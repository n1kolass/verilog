==> flow/design.v <==
`timescale 1ns/1ns
module deinterlacer_v2 (
						clock,                  
						reset,           
						dout_data,          
						dout_ready,         
						dout_valid,         
						dout_startofpacket, 
						dout_endofpacket,    
						din_data,
						din_ready,
						din_valid,
						din_startofpacket,
						din_endofpacket
);
parameter  SYMBOLS_PER_BEAT = 3;
parameter  BITS_PER_SYMBOL  = 8;
localparam DATA_WIDTH		= SYMBOLS_PER_BEAT * BITS_PER_SYMBOL;
parameter  WIDTH 			= 640;
parameter  HEIGHT 			= 480;
localparam HALF_HEIGHT 		= HEIGHT / 2;
localparam BUFF0_BASE		= 0;  
localparam BUFF1_BASE		= WIDTH;  
input         		clock;                  
input        		reset;           
output logic [DATA_WIDTH-1:0] dout_data;          
input  logic        		dout_ready;         
output logic        		dout_valid;         
output logic        		dout_startofpacket; 
output logic        		dout_endofpacket;    
input  logic [DATA_WIDTH-1:0]	din_data;
output logic 				din_ready;
input  logic				din_valid;
input  logic 				din_startofpacket;
input  logic				din_endofpacket;
logic [DATA_WIDTH-1:0] width, half_height, height;  
logic [DATA_WIDTH-1:0] num_of_pixel_in_line;
logic [DATA_WIDTH-1:0] num_of_line;
logic [DATA_WIDTH-1:0] cols, rows;
logic [DATA_WIDTH-1:0] buffs [0:2*WIDTH-1];  
logic [DATA_WIDTH-1:0] ctrl_data_buff [0:4];  
enum { buff0, buff1 } current_buff;  
logic [12:0] ptr_wr, ptr_rd;  
logic [2:0] ctrl_ptr_wr, ctrl_ptr_rd;  
logic ready_to_send;  
logic skip_2_lines;
logic [1:0] beat_index;  
logic [1:0] s_beat_index;  
enum {
	send_first_ready,		 
	process_ctrl_packet,	 
	init_video_packet,
	first_line,
	receive_next_line,
	skip_line_state
} sink_state; 
enum {
	wait_for_ready, 		 
	form_ctrl_packet,		 
	begin_video_packet,		 
	send_first_line,
	send_interpolated_line,
	send_next_line
} source_state; 
always_ff @(posedge clock or posedge reset) begin : sink
	if(reset) begin
		din_ready <= 0;
		ptr_wr <= BUFF0_BASE;
		ctrl_ptr_wr <= 0;
		sink_state <= send_first_ready;
		beat_index <= 0;
		width <= 0;
		half_height <= 0;
		cols <= 0;
		rows <= 0;
		current_buff <= buff0;
		skip_2_lines <= 0;
	end  
 	else 
 		case (sink_state)
 			send_first_ready : begin
 				din_ready <= 1;
 				sink_state <= process_ctrl_packet;
 				ptr_wr <= BUFF0_BASE;
 				ctrl_ptr_wr <= 0;
 				ready_to_send <= 0;
 				beat_index <= 0;
 				cols <= 0;
				rows <= 0;
 			end  
 			process_ctrl_packet : begin
 				if( din_valid == 1 ) begin
 					if ( din_endofpacket == 1 )
		 				sink_state <= init_video_packet;
	 				if( din_startofpacket == 1 )
	 					ready_to_send <= 1;
					ctrl_data_buff[ctrl_ptr_wr] <= din_data;
					ctrl_ptr_wr <= ctrl_ptr_wr + 1;
					beat_index <= beat_index + 1;
					case (beat_index)
						1 : width[15:4] <= {din_data[3:0], din_data[11:8], din_data[19:16]};
						2 : begin
							width[3:0] <= din_data[3:0];
							half_height[15:8] <= {din_data[11:8], din_data[19:16]};
						end  
						3 : half_height[7:0] <= {din_data[3:0], din_data[11:8]};
					endcase
				end
 			end  
 			init_video_packet : begin
 				if( din_valid == 1 ) begin
 					ctrl_data_buff[ctrl_ptr_wr] <= din_data;
					sink_state <= first_line;
				end
 			end  
 			first_line : begin
 				if( din_valid == 1 ) begin
 					buffs[ptr_wr] <= din_data;
					ptr_wr <= ptr_wr + 1;
					if( cols == ( width - 1 ) ) begin
						cols <= 0;	
						rows <= rows + 1;
						sink_state <= receive_next_line;
						current_buff <= buff1;
						ptr_wr <= BUFF1_BASE;
					end
					else
						cols <= cols + 1;
				end
 			end
 			receive_next_line : begin
				if( din_valid == 1 ) begin
					buffs[ptr_wr] <= din_data;
					ptr_wr <= ptr_wr + 1;
					if( cols == ( width - 1 ) ) begin  
						if( rows == ( half_height - 1) )  
							skip_2_lines <= 1;  
						else
							rows <= rows + 1;
						if( current_buff == buff0 ) begin
							current_buff <= buff1;
							ptr_wr <= BUFF1_BASE;
						end else begin
							current_buff <= buff0;
							ptr_wr <= BUFF0_BASE;
						end
						din_ready <= 0;
						sink_state <= skip_line_state;
						cols <= 0;
					end else
						cols <= cols + 1;
				end  
			end
 			skip_line_state : begin
 				if( skip_2_lines == 1 )
 					if( cols == ( 2*width - 2 ) ) begin
 						cols <= 0;
 						sink_state <= send_first_ready;
 						skip_2_lines <= 0;
 					end else
 						cols <= cols + 1;
 				else
	 				if( cols == ( width - 1 ) ) begin
	 					cols <= 0;
 						din_ready <= 1;
 						sink_state <= receive_next_line;
 					end else
	 					cols <= cols + 1;
	 		end
 		endcase
end
always_ff @(posedge clock or posedge reset) begin : source
	if(reset) begin
		dout_valid <= 0;
		dout_startofpacket <= 0;
		dout_endofpacket <= 0;
		ptr_rd <= 0;
		ctrl_ptr_rd <= 0;
		source_state <= wait_for_ready;
		num_of_pixel_in_line <= 0;
		num_of_line <= 0;
		height <= 0;
	end  
	else 
		case (source_state)
			wait_for_ready : begin
				dout_endofpacket <= 0;
				if( dout_ready == 1 && ready_to_send == 1 ) begin
					source_state <= form_ctrl_packet;
					dout_valid <= 1;
					dout_startofpacket <= 1;
					dout_data <= 24'h00_00_0F;
					ctrl_ptr_rd <= 1;
					s_beat_index <= 1;
					ptr_rd <= BUFF0_BASE;
				end  
			end  
			form_ctrl_packet : begin 
				if( dout_ready == 1 ) begin 
					dout_valid <= 1;
					case (s_beat_index)
						1 : begin 
							dout_startofpacket <= 0;
							dout_data <= ctrl_data_buff[ctrl_ptr_rd];
							height <= {half_height, 1'b0};  
						end  
						2 : dout_data <= {4'h0, height[11:8], 4'h0, height[15:12], 4'h0, width[3:0]};
						3 : begin
							dout_data <= {
								4'h0, 4'h2 ,
								4'h0, height[3:0],
								4'h0, height[7:4]
							};
							source_state <= begin_video_packet;
							dout_endofpacket <= 1;
						end  
					endcase
					ctrl_ptr_rd <= ctrl_ptr_rd + 1;
					s_beat_index <= s_beat_index + 1;
				end  
				else
					dout_valid <= 0;
			end  
			begin_video_packet : begin 
				if( dout_ready == 1 ) begin 
					dout_endofpacket <= 0;
					dout_startofpacket <= 1;
					dout_valid <= 1;
					dout_data <= mem[ptr_rd];
					ptr_rd <= ptr_rd + 1;
					num_of_pixel_in_line <= 0;
					num_of_line <= 0;
					source_state <= send_odd_line;
				end  
				else
					dout_valid <= 0;
			end  
			send_odd_line : begin 
				if( dout_ready == 1 ) begin 
					dout_valid <= 1;
					if( num_of_pixel_in_line == 0 ) begin
						current_line_ptr <= ptr_rd;
						if( num_of_line == 0 )
							dout_startofpacket <= 0;
					end  
					dout_data <= mem[ptr_rd];
					ptr_rd <= ptr_rd + 1;
					num_of_pixel_in_line <= num_of_pixel_in_line + 1;
					if( num_of_pixel_in_line == width - 1 ) begin 
						num_of_pixel_in_line <= 0;
						source_state <= send_even_line;
						ptr_rd <= current_line_ptr;
					end
				end  
				else
					dout_valid <= 0;
			end  
			send_even_line : begin 
				if( dout_ready == 1 ) begin 
					dout_valid <= 1;
					dout_data <= mem[ptr_rd];
					ptr_rd <= ptr_rd + 1;
					num_of_pixel_in_line <= num_of_pixel_in_line + 1;
					if( num_of_pixel_in_line == width - 1 ) begin 
						if( num_of_line == half_height - 1 ) begin
							dout_endofpacket <= 1;
							source_state <= wait_for_ready;
						end  
						else begin
							num_of_line <= num_of_line + 1;
							num_of_pixel_in_line <= 0;
							source_state <= send_odd_line;
						end
					end  
				end  
				else
					dout_valid <= 0;
			end  
		endcase
end
endmodule
======== From RTL to reports: deinterlacer_v2 ========
Tool output for the design above, in the order of the flow.
Line numbers count from 1 in the design file above.
Operators: Yosys type, input widths -> output width; for muxes data width and select width s.
The mark -- stands for no value.
inputs
  design top .............................. deinterlacer_v2
  clock ................................... clock
  library ................................. sky130hd
  timing corner ........................... tt_025C_1v80

======== Elaborated design ========
Source: Yosys, flattened and elaborated. Widths are those after wreduce. Registers that Yosys merges into a memory's read port (data or address) are not register bits. Print and check cells do not count.
storage and ports
  word-level cells ........................ 294
  register bits after elaboration ......... 381
  input port bits ......................... 30
cells by class
  reductions and logical operators ........ 59
  shifts and indexed selects .............. 1
  add/subtract/negate cells ............... 12
  bitwise logic cells ..................... 4
  eq/ne operators ......................... 65
  muxes and demuxes ....................... 124
operators by type and width
  kind                   number
  $mux 24                42
  $mux 32                19
  $pmux 24 s3            4
  $pmux 32 s6            1
  $eq 24x32->1           5
  $pmux 24 s5            1
  $add 24x1->24 const B  4
  $eq 32x2->1 const B    3
  $pmux 32 s3            1
  $pmux 24 s2            2
  $mux 13                6
  $eq 32x1->1            2
  $eq 32x1->1 const B    2
  $eq 32x3->1 const B    2
  $logic_not 32->1       2
  $logic_not 24->1       2
  $pmux 13 s3            1
  $ne 2x2->1 const B     19
  $reduce_and 4->1       9
  $sub 16x1->17 const B  2
  $reduce_bool 4->1      8
  $mux 1                 31
  $reduce_and 8->1       3
  $reduce_and 5->1       4
  $sub 17x2->18 const B  1
  $ne 2x1->1 const B     9
  $reduce_and 3->1       5
  $reduce_bool 2->1      7
Other operator kinds: 33; their cells: 68.

======== Logic depth ========
Depth = most cells in a row (Yosys ltp): at word level without a register or memory, in the mapped netlist without a sequential cell, where the memories' decode and read muxes count.
logic depth
  word-level depth ........................ 8
  ABC_AREA ................................ 0
  depth in mapped cells ................... 14
  mapped depth without buffers ............ 11

======== After synthesis ========
Yosys stat after the flow's synthesis: flattened, memories mapped to cells. It holds for the ABC_AREA given above (unset counts as 0); a run with the other value may have another netlist.
Totals and module areas in this step are rounded.
cells by type
  type                       number  total area (um2)
  sky130_fd_sc_hd__edfxtp_1  147     4.41E+03
  sky130_fd_sc_hd__dfrtp_1   115     2877.76
  sky130_fd_sc_hd__mux2_2    44      495.475
  sky130_fd_sc_hd__nand2_1   95      356.592
  sky130_fd_sc_hd__xnor2_1   40      350.336
  sky130_fd_sc_hd__a22oi_1   46      345.331
  sky130_fd_sc_hd__o21ai_0   52      260.25
  sky130_fd_sc_hd__ha_1      20      250.24
  sky130_fd_sc_hd__clkbuf_1  63      236.477
  sky130_fd_sc_hd__nor2_1    58      217.709
  sky130_fd_sc_hd__xor2_1    23      201.443
  sky130_fd_sc_hd__nor4_1    31      193.936
  sky130_fd_sc_hd__a31oi_1   28      175.168
  sky130_fd_sc_hd__a21oi_1   34      170.163
  sky130_fd_sc_hd__nand3_1   25      125.12
  sky130_fd_sc_hd__inv_1     32      120.115
  sky130_fd_sc_hd__a21o_1    14      105.101
  sky130_fd_sc_hd__a221oi_1  12      105.101
Other cell types: 62; their cells: 233.
mapped netlist
  buffers ................................. 75
  mapped cells ............................ 1112
  sequential part of the area ............. 7318 um2
  synthesis area .......................... 12850 um2
  mapped flip-flops ....................... 263

======== Timing after synthesis ========
Path of least setup slack by OpenSTA after synthesis, without wires, with an ideal clock, recovery checks aside; 20% of the period is set as input and as output delay. Where synthesis merged equal registers, the netlist keeps one of their names.
path after synthesis
  kind .................................... input port to flip-flop
  start point ............................. in reset
  end point ............................... reg ctrl_data_buff[4][0]
  stages .................................. 3
  external input delay .................... 1274 ps
  clock period ............................ 6370 ps
  delay of the path ....................... 4464 ps
  setup time .............................. 405 ps
  slack ................................... 632 ps
  data arrival time ....................... 5333 ps
  synthesis period reached ................ 5738 ps
"delay of the path" is the arrival time less input delay plus setup time.
"stages": output pins that drive a net of the path, with the launching flip-flop's if there is one; two outputs of one cell count as two.
"synthesis period reached" is the clock period less the worst setup slack; recovery checks do not enter. This is arithmetic on one report: input and output delays are still those of the set period (20% each).
Between the ends stands the longest chain of elaborated cells between them, by number of cells; it is not shown to be the way that was timed. Of several equally long chains one is given.
A line is the first line of the expression or statement that the cell stems from. Yosys adds cells for indexed reads and writes and turns some case tables into memories.
on the way, after synthesis
  cells stage by stage .................... sky130_fd_sc_hd__inv_1 -> sky130_fd_sc_hd__o211ai_1 -> sky130_fd_sc_hd__nor2_1
  length of the longest elaborated chain .. 2
  elaborated cells between the ends (all ways) .. 2
  RTL lines with such cells ............... 0
RTL lines, path after synthesis
  element           RTL line  text
  start, declared   25        input reset;
  $not 1->1         --
  $reduce_and 4->1  --
  end, assigned     97        ctrl_data_buff[ctrl_ptr_wr] <= din_data;
  end, assigned     112       ctrl_data_buff[ctrl_ptr_wr] <= din_data;
  end, declared     41        logic [DATA_WIDTH-1:0] ctrl_data_buff [0:4];

======== Timing after layout ========
From the final timing report of entry B: the path of least setup slack in the routed layout; clock arrival at registers is part of the times.
The path's times are printed in steps of 10 ps; the period is the one set.
path post-layout
  kind .................................... flip-flop to flip-flop
  start point ............................. reg width[0]
  end point ............................... reg cols[2]
  data arrival time ....................... 4910 ps
  slack ................................... 3660 ps
  clock period ............................ 8110 ps
  stages .................................. 13
  setup time .............................. 110 ps
Between the ends stands the longest chain of elaborated cells between them, by number of cells; it is not shown to be the way that was timed. Of several equally long chains one is given.
At most two assigning lines are given for a register; there are more.
on the way, post-layout
  cells stage by stage .................... sky130_fd_sc_hd__dfrtp_1 -> sky130_fd_sc_hd__buf_2 -> sky130_fd_sc_hd__nor4_2 -> sky130_fd_sc_hd__nand2_1 -> sky130_fd_sc_hd__a221o_1 -> sky130_fd_sc_hd__or4_1 -> sky130_fd_sc_hd__nor4b_1 -> sky130_fd_sc_hd__a21oi_1 -> sky130_fd_sc_hd__a211oi_1 -> sky130_fd_sc_hd__buf_4 -> sky130_fd_sc_hd__buf_4 -> sky130_fd_sc_hd__nor3b_1 -> sky130_fd_sc_hd__a21o_1
  length of the longest elaborated chain .. 5
  elaborated cells between the ends (all ways) .. 9
RTL lines, path post-layout
  element          RTL line  text
  start, assigned  72        width <= 0;
  start, assigned  103       width[3:0] <= din_data[3:0];
  $sub 16x1->17    163       if( cols == ( width - 1 ) ) begin
  $eq 24x32->1     163
  $mux 24          163
  $mux 24          155       if( skip_2_lines == 1 )
  $pmux 24 s3      80        case (sink_state)
  end, assigned    128       cols <= cols + 1;
  end, assigned    151       cols <= cols + 1;
  end, declared    39        logic [DATA_WIDTH-1:0] cols, rows;

2 stored runs of deinterlacer_v2 in the flow (synthesis by Yosys, layout by OpenROAD, sky130hd cells), in arbitrary order. Constraints: input delay and output delay 20% of the set period each, output load 0.01 pF.
"reached clock period" = clock period - worst setup slack. The figure is calculated, with input and output delays left at 20% of the set period.
"worst setup path time" = time allowed to the worst setup path (clock period - input delay - output delay, where it has them) - its slack; a late launch clock adds to it, a late capture clock takes from it.
"total design power" is the tool's figure for a default switching activity; nothing was simulated.
"worst setup path time" is known to 10 ps.
The measured numbers are rounded.

---- entry A ----
settings
  period_ns = 9.11
  CORE_UTILIZATION = 48
  CORE_MARGIN = 2
  CELL_PAD_IN_SITES_DETAIL_PLACEMENT = 2
  ABC_AREA = 1
  GPL_TIMING_DRIVEN = 1
  GPL_ROUTABILITY_DRIVEN = 1
  CAP_MARGIN = 20
  SLEW_MARGIN = 20
results
  unfinished; error DPL-0033 in placement

---- entry B ----
settings
  period_ns = 8.11
  CORE_UTILIZATION = 55
  CELL_PAD_IN_SITES_GLOBAL_PLACEMENT = 0
  CELL_PAD_IN_SITES_DETAIL_PLACEMENT = 0
  TNS_END_PERCENT = 25
  GPL_TIMING_DRIVEN = 0
  CTS_CLUSTER_SIZE = 97
  CAP_MARGIN = 20
  SLEW_MARGIN = 30
  MIN_ROUTING_LAYER = met2
  CORE_MARGIN = 2
results
  reached clock period .................... 4449 ps
  worst hold slack in the final report .... 505 ps
  worst setup path time ................... 4450 ps
  type of the worst setup path ............ flip-flop to flip-flop
  final setup TNS ......................... 0 ps
  worst setup slack after layout .......... 3661 ps
  post-layout utilization ................. 64.9%
  die area ................................ 24610 um2
  total design power ...................... 3.477 mW
  Yosys chip area after synthesis ......... 12850 um2
